==> flow/design.v <==
`timescale 1ns / 1ps
module top(
	input rst,
	input clk,
	input [31:0] control_dat,
	input [31:0] control_adr,
	input dat_rdy,
	input set_addressLength,
	input we,
	inout sda,
	output scl
    );
wire [31:0]wb_m2s_dat;
wire [31:0]wb_m2s_adr;
wire wb_m2s_we;
wire wb_m2s_sel;
wire wb_m2s_stb;
wire wb_m2s_cyc;
wire wb_s2m_dat;
wire wb_s2m_ack;
wire addressLength;			 
wishbone_master wb_m(
	.rst_i(rst),
	.clk_i(clk),
	.dat_i(wb_s2m_dat),
	.ack_i(wb_s2m_ack),
	.adr_o(wb_m2s_adr),
	.dat_o(wb_m2s_dat),
	.we_o(wb_m2s_we),
	.sel_o(wb_m2s_sel),
	.stb_o(wb_m2s_stb),
	.cyc_o(wb_m2s_cyc),
	.addressLength_out(addressLength),
	.control_dat(control_dat),
	.control_adr(control_adr),
	.dat_rdy(dat_rdy),
	.addressLength_in(set_addressLength),
	.we(we)
);
wishbone_slave #(
	.slave_addr(32'h1000_0000)) 
	wb_s(
	.rst_i(rst),
	.clk_i(clk),
	.dat_i(wb_m2s_dat),
	.adr_i(wb_m2s_adr),
	.we_i(wb_m2s_we),
	.sel_i(wb_m2s_sel),
	.stb_i(wb_m2s_stb),
	.cyc_i(wb_m2s_cyc),
	.addressLength(addressLength),
	.dat_o(wb_s2m_dat),
	.ack_o(wb_s2m_ack),
	.sda(sda),
	.scl(scl)
);
endmodule
`timescale 1ns / 1ps
module wishbone_master(
	input rst_i,
	input clk_i,
	input [31:0] dat_i,
	input ack_i,
	output [31:0] adr_o,
	output [31:0] dat_o,
	output we_o,
	output sel_o,
	output stb_o,
	output cyc_o,
	output addressLength_out,
	input [31:0] control_dat,
	input [31:0] control_adr,
	input dat_rdy,
	input addressLength_in,
	input we
    );
reg [31:0]reg_adr_o;
reg [31:0]reg_dat_o;
reg reg_we_o;	 
reg reg_sel_o;
reg reg_sys_o;
reg reg_cyc_o;
reg addressLength;
always @(posedge clk_i)
begin
	if(rst_i || ack_i)
	begin
		reg_adr_o <= 0;
		reg_dat_o <= 0;
		reg_we_o <= 0;
		reg_sel_o <= 0;
		reg_sys_o <= 0;
		reg_cyc_o <= 0;
		addressLength <= 0;
	end
	else if(dat_rdy)
	begin
		reg_adr_o <= control_adr;
		reg_dat_o <= control_dat;
		reg_we_o <= we;				
		reg_sel_o <= 1;
		reg_cyc_o <= 1;
		addressLength <= addressLength_in;
	end
end
assign adr_o = reg_adr_o;
assign dat_o = reg_dat_o;
assign we_o = reg_we_o;	 
assign sel_o = reg_sel_o;
assign sys_o = reg_sys_o;
assign cyc_o = reg_cyc_o;
assign addressLength_out = addressLength;
endmodule
`timescale 1ns / 1ps
module wishbone_slave #(
	parameter slave_addr = 32'h00000000)
	(
	input rst_i,
	input clk_i,
	input [31:0] dat_i,
	input [31:0] adr_i,
	input we_i,						 
	input sel_i,
	input stb_i,
	input cyc_i,
	input addressLength, 	 
	output [31:0] dat_o,
	output ack_o,   
	output 	scl,
	inout		sda
	);
reg selected;	 
reg ack;			 
wire sda_oe;	 
reg scl_reg;	 
wire scl_en;	 
wire scl_oe;	 
wire scl_low;	 
wire scl_high;	 
parameter BITRATE = 10;
always @(posedge clk_i)
begin
	if(rst_i) selected <= 0;
	else if(adr_i == slave_addr) selected <= 1;
	else selected <= 0;
end
reg cyc_old;
reg start;
always @(posedge clk_i)
begin
	if(rst_i)
	begin
		cyc_old <= 0;
		start <= 0;
	end
	else
	begin
		if((cyc_old == 0) && (cyc_i == 1)) start <= 1;
		cyc_old <= cyc_i;
	end
end
reg [7:0] clk_counter;
always @(posedge clk_i)
 begin
	if (rst_i || (clk_counter == BITRATE) || ((cyc_old == 0) && (cyc_i == 1)))
	begin
		clk_counter <= 0;
	end
	else 
	begin
		clk_counter <= clk_counter + 1;
	end
end
assign scl_en = (clk_counter == BITRATE);  
always @(posedge clk_i) begin
	if(rst_i) begin
		scl_reg <= 0;
	end
	else if(scl_en) begin
		scl_reg <= ~scl_reg;
	end
end
reg [55:0] sda_reg;
reg start_condition;
reg stop_condition;
reg[5:0] bit_counter;
always @(posedge clk_i) begin
	if(rst_i)begin
		sda_reg <= {56{1'b1}};
		bit_counter <= 0;
		start_condition <= 0;
	end
	else if ((cyc_old == 0) && (cyc_i == 1)) begin
		if(addressLength)begin
				sda_reg[55] <= 0;							 
				sda_reg[54:50] <= 5'b11110;			 
				sda_reg[49:48] <= adr_i[31:30];
				sda_reg[47] <= we_i;
				sda_reg[46] <= 1'bz;						 
				sda_reg[45:38] <= adr_i[29:22];		 
				sda_reg[37] <= 1'bz;
				if (!we_i)begin
					sda_reg[36:29] <= dat_i[31:24];
					sda_reg[28] <= 1'bz;
					sda_reg[27:20] <= dat_i[23:16];
					sda_reg[19] <= 1'bz;
					sda_reg[18:11] <= dat_i[15:8];
					sda_reg[10] <= 1'bz;
					sda_reg[9:2] <= dat_i[7:0];
					sda_reg[1] <= 1'bz;
				end
				else begin
					sda_reg[36:29] <= {8{1'bz}};
					sda_reg[28] <= 1'b1;
					sda_reg[27:20] <= {8{1'bz}};
					sda_reg[19] <= 1'b1;
					sda_reg[18:11] <= {8{1'bz}};
					sda_reg[10] <= 1'b1;
					sda_reg[9:2] <= {8{1'bz}};
					sda_reg[1] <= 1'b0;
				end
				sda_reg[0] <= 1'b1;						 
			end
			else begin
				sda_reg[55] <= 0;							 
				sda_reg[54:48] <= adr_i[31:25];		 
				sda_reg[47] <= we_i;
				sda_reg[46] <= 1'bz;
				if (!we_i)begin
					sda_reg[45:38] <= dat_i[31:24];
					sda_reg[37] <= 1'bz;
					sda_reg[36:29] <= dat_i[23:16];
					sda_reg[28] <= 1'bz;
					sda_reg[27:20] <= dat_i[15:8];
					sda_reg[19] <= 1'bz;
					sda_reg[18:11] <= dat_i[7:0];
					sda_reg[10] <= 1'bz;
				end
				else begin
					sda_reg[45:38] <= {8{1'bz}};
					sda_reg[37] <= 1'b1;
					sda_reg[36:29] <= {8{1'bz}};
					sda_reg[28] <= 1'b1;
					sda_reg[27:20] <= {8{1'bz}};
					sda_reg[19] <= 1'b1;
					sda_reg[18:11] <= {8{1'bz}};
					sda_reg[10] <= 1'b0;
				end
				sda_reg[9] <= 1'b1;						 
				start_condition <= 1'b1;
			end
	end
	if (start && start_condition && scl_high)begin	 
		sda_reg <= {sda_reg[54:0], sda_reg[55]};
		start_condition <= 1'b0;
		bit_counter <= 1'b0;
	end
	if (start && stop_condition && scl_high)begin	 
		sda_reg <= {sda_reg[54:0], sda_reg[55]};
		bit_counter <= 1'b0;
	end
	if(start && scl_low && !start_condition && !stop_condition)begin	 
		sda_reg <= {sda_reg[54:0],sda_reg[55]};
		bit_counter <= bit_counter + 1;
	end
end
always @(posedge clk_i)
begin
	if(rst_i) stop_condition <= 0;
	else if(addressLength)									 
		if(bit_counter == 56)
			stop_condition <= 1;
		else 
			stop_condition <= 0;
	else
		if(bit_counter == 47)
			stop_condition <= 1;
		else 
			stop_condition <= 0;
end
assign scl_oe = start ? 1'b1: 1'b0;
assign sda_oe = start ? 1'b1: 1'b0;
assign scl = (scl_oe)? scl_reg : 1'bz;
assign sda = (sda_oe) ? sda_reg[55] : 1'bz;
assign scl_low = ((clk_counter == (BITRATE/2)) & (!scl_reg));
assign scl_high = ((clk_counter == (BITRATE/2)) & ( scl_reg));
reg [31:0]reg_dat_o;
always @(posedge clk_i)begin
	if(start && stop_condition && we_i)
	if (addressLength)begin
		reg_dat_o[31:24] <= sda_reg[36:29];	
		reg_dat_o[23:16] <= sda_reg[27:20];
		reg_dat_o[15:8] <= sda_reg[18:11];
		reg_dat_o[7:0] <= sda_reg[9:2];
	end
	else begin
		reg_dat_o[31:24] <= sda_reg[36:29];
		reg_dat_o[23:16] <= sda_reg[27:20];
		reg_dat_o[15:8] <= sda_reg[18:11];
		reg_dat_o[7:0] <= sda_reg[9:2];
	end
end
assign dat_o = reg_dat_o;
reg ack_fb;
always @(posedge clk_i)
begin
	if(rst_i) ack_fb <= 0;
	else if(stop_condition) ack_fb <= 1;
	else ack_fb <= 0;
end
assign ack_o = ack_fb;
endmodule
# Step by step through the tools: top
# What the tools print for top, step after step.
# Lines are those of the file above, counted from 1.
# Operators carry their Yosys type and port widths (W data, S select, Z words).
# Library cell names are shortened.
# The mark - stands for no value.
# design
design,top
clk_port,clk
cell_library,sky130hd
corner,tt_025C_1v80

# Elaborated design
# Source: Yosys, flattened and elaborated, memories not mapped. Widths are those after wreduce. Registers that Yosys merges into a memory's read port (data or address) are not register bits. Print and check cells do not count. Equal cells are merged and count once.
# bits
regBits,143
inputBits,69
output_inout_bits,2
word_cells,160
# op_classes
n_addsub,2
equal,4
muxes,114
logic,5
reduce_and_logical,20
# ops
cell,n
$mux W8,28
$mux W1,63
$mux W7,7
$mux W5,6
$mux W6,4
$eq A6 B6 Y1 const B,2
$mux W2,6
$reduce_bool A5 Y1,2
$logic_and A1 B1 Y1,8
$add A8 B1 Y8 const B,1
$eq A8 B3 Y1 const B,1
$eq A8 B4 Y1 const B,1
$add A6 B1 Y6 const B,1
$reduce_and A2 Y1,2
$reduce_bool A4 Y1,1
$logic_or A1 B1 Y1,3
$not A1 Y1,3
$logic_not A1 Y1,3
$and A1 B1 Y1,2
$reduce_or A2 Y1,1

# Logic depth
# Depth = most cells in a row (Yosys ltp): at word level without a register or memory, in the mapped netlist without a sequential cell, where the memories' decode and read muxes count.
# logic_depth
word_depth,7
abc_area,1
depth_mapped,10
depth_no_buf,9

# Netlist
# Yosys stat after the flow's synthesis: flattened, memories mapped to cells. It holds for the ABC_AREA given above (unset counts as 0); a run with the other value may have another netlist.
# The area totals of this step are shown rounded.
# by_type
cell,n,type_area_um2
edfxtp_1,62,1.86E+03
dfxtp_1,59,1.18E+03
nand2_1,192,720.691
inv_1,133,499.229
nand4_1,48,300.288
a21oi_1,37,185.178
o21ai_0,35,175.168
or2_2,25,156.4
nor2_1,40,150.144
a211oi_1,13,97.594
clkbuf_1,22,82.579
buf_6,5,56.304
ha_1,4,50.048
nand3_1,8,40.038
buf_4,5,37.536
or2_1,6,37.536
buf_2,6,30.029
nor3_1,5,25.024
# Not listed: further types 15, cells in them 22.
# synth_totals
cells,727
yosys_area_um2,5850
ff_cells,121
n_buf,43

# Timing after synthesis
# Source: OpenSTA report_checks on the synthesized netlist (no wires, ideal clock, input and output delay 20% of the period each), path of least setup slack; recovery checks are left aside. Register names are those of the netlist, which keeps one name where synthesis merged equal registers.
# synth_path
kind,register -> register
start,register wb_s.clk_counter[0]
end,register (name not given)
tclk_ns,2.97
setup_ns,0.405
arrival_ns,2.097
required_time_ns,2.565
path_slack_ns,0.467
delay_ns,2.502
driving_pins,8
n_path_buf,0
synth_period_reached_ns,2.503
# "delay_ns" = arrival - input delay + setup time.
# "driving_pins": output pins that drive a net of the path, with the launching flip-flop's if there is one; two outputs of one cell count as two.
# "synth_period_reached_ns" = period - worst setup slack (recovery checks aside). The figure is calculated, with input and output delays left at 20% of the set period.
# synth_between
cell_sequence,dfxtp_1 > ha_1 > nand3_1 > nor2_4 > nand3_4 > nand2_2 > inv_2 > nand2_1
# synth_lines
element,line,rtl
"start, declared",162,reg [7:0] clk_counter;
"start, assigned",167,clk_counter <= 0;
"start, assigned",171,clk_counter <= clk_counter + 1;
# Chain of elaborated cells between the ends: none given.

# Timing after layout
# Path of least setup slack in the final report of entry A (OpenROAD, finished layout, wires in). Where an end is a register, its clock arrival counts in the times.
# layout_path
kind,input -> register
start,input port rst
end,register (name not given)
tclk_ns,4.64
setup_ns,0.24
arrival_ns,3.05
required_time_ns,4.81
path_slack_ns,1.76
driving_pins,5
n_path_buf,1
# layout_between
cell_sequence,clkdlybuf4s50_1 > inv_1 > nand3_1 > nand2_1 > inv_1
# layout_lines
element,line,rtl
"start, declared",3,"input rst,"
# Chain of elaborated cells between the ends: none given.

# Flow runs of top

Module top, platform sky130hd: 2 stored runs of the flow (Yosys, OpenROAD) with differing settings, in no particular order. Input and output delays are each 20% of the period that was set; the output load is 0.01 pF.
"timing.achieved_period_ns" is the run's clock period less its worst setup slack. It is reckoned from that one timing run; input and output delays stay at 20% of the period that was set.
"worst_path_allowed_less_slack_ns" = time allowed to the worst setup path (clock period - input delay - output delay, where it has them) - its slack; a late launch clock adds to it, a late capture clock takes from it.
"power_uw": no workload was simulated; the value follows from the tool's default switching activity.
Results are given in rounded form.

Entry A, flow files:
==> flow/run.sh <==
#!/bin/bash
# the make line also repeats the synthesis and layout settings of config.mk as NAME=value (left out here)
make -C /OpenROAD-flow-scripts/flow DESIGN_CONFIG=/design/flow/config.mk WORK_HOME=/design/flow/orfs CLKGATE_MAP_FILE= finish
==> flow/config.mk <==
export PLATFORM = sky130hd
export DESIGN_NAME = top
export DESIGN_NICKNAME = top
export VERILOG_FILES = /design/flow/design.v
export SDC_FILE = /design/flow/constraint.sdc
export NUM_CORES = 4
export LEC_CHECK = 0
export ABC_AREA = 1
export CAP_MARGIN = 20
export CELL_PAD_IN_SITES_GLOBAL_PLACEMENT = 1
export CORE_MARGIN = 2
export CORE_UTILIZATION = 44
export CTS_CLUSTER_SIZE = 93
export MAX_ROUTING_LAYER = met4
export PLACE_DENSITY_LB_ADDON = 0.03
export SETUP_SLACK_MARGIN = -0.2
export SLEW_MARGIN = 25
export TNS_END_PERCENT = 25
==> flow/constraint.sdc <==
create_clock -name core_clock -period 4.64 [get_ports {clk}]
set_input_delay 0.9280 -clock core_clock [delete_from_list [all_inputs] [get_ports {clk}]]
set_output_delay 0.9280 -clock core_clock [all_outputs]
set_load 0.01 [all_outputs]

==> results of entry A, as CSV <==
result,value
hold_worst_slack_ns,0.454
timing.achieved_period_ns,2.881
setup_tns_ns,0.000
design_die_area_um2,14200
power_uw,2880
worst_path_allowed_less_slack_ns,1.95
worst_setup_path_type,"input -> register"
utilization_pct,53.5
yosys.chip_area_um2,5850
final_setup_ws_ns,1.76

Entry B, flow files:
==> flow/run.sh <==
#!/bin/bash
# the make line also repeats the synthesis and layout settings of config.mk as NAME=value (left out here)
make -C /OpenROAD-flow-scripts/flow DESIGN_CONFIG=/design/flow/config.mk WORK_HOME=/design/flow/orfs CLKGATE_MAP_FILE= finish
==> flow/config.mk <==
export PLATFORM = sky130hd
export DESIGN_NAME = top
export DESIGN_NICKNAME = top
export VERILOG_FILES = /design/flow/design.v
export SDC_FILE = /design/flow/constraint.sdc
export NUM_CORES = 4
export LEC_CHECK = 0
export ABC_AREA = 0
export CAP_MARGIN = 20
export CELL_PAD_IN_SITES_DETAIL_PLACEMENT = 2
export CORE_ASPECT_RATIO = 1.7
export CORE_MARGIN = 2
export CORE_UTILIZATION = 57
export CTS_CLUSTER_SIZE = 47
export PLACE_DENSITY_LB_ADDON = 0.1
export SETUP_SLACK_MARGIN = 0.16
export SLEW_MARGIN = 15
export TNS_END_PERCENT = 60
==> flow/constraint.sdc <==
create_clock -name core_clock -period 3.01 [get_ports {clk}]
set_input_delay 0.6020 -clock core_clock [delete_from_list [all_inputs] [get_ports {clk}]]
set_output_delay 0.6020 -clock core_clock [all_outputs]
set_load 0.01 [all_outputs]

Entry B: stopped before the end: placement reported DPL-0033
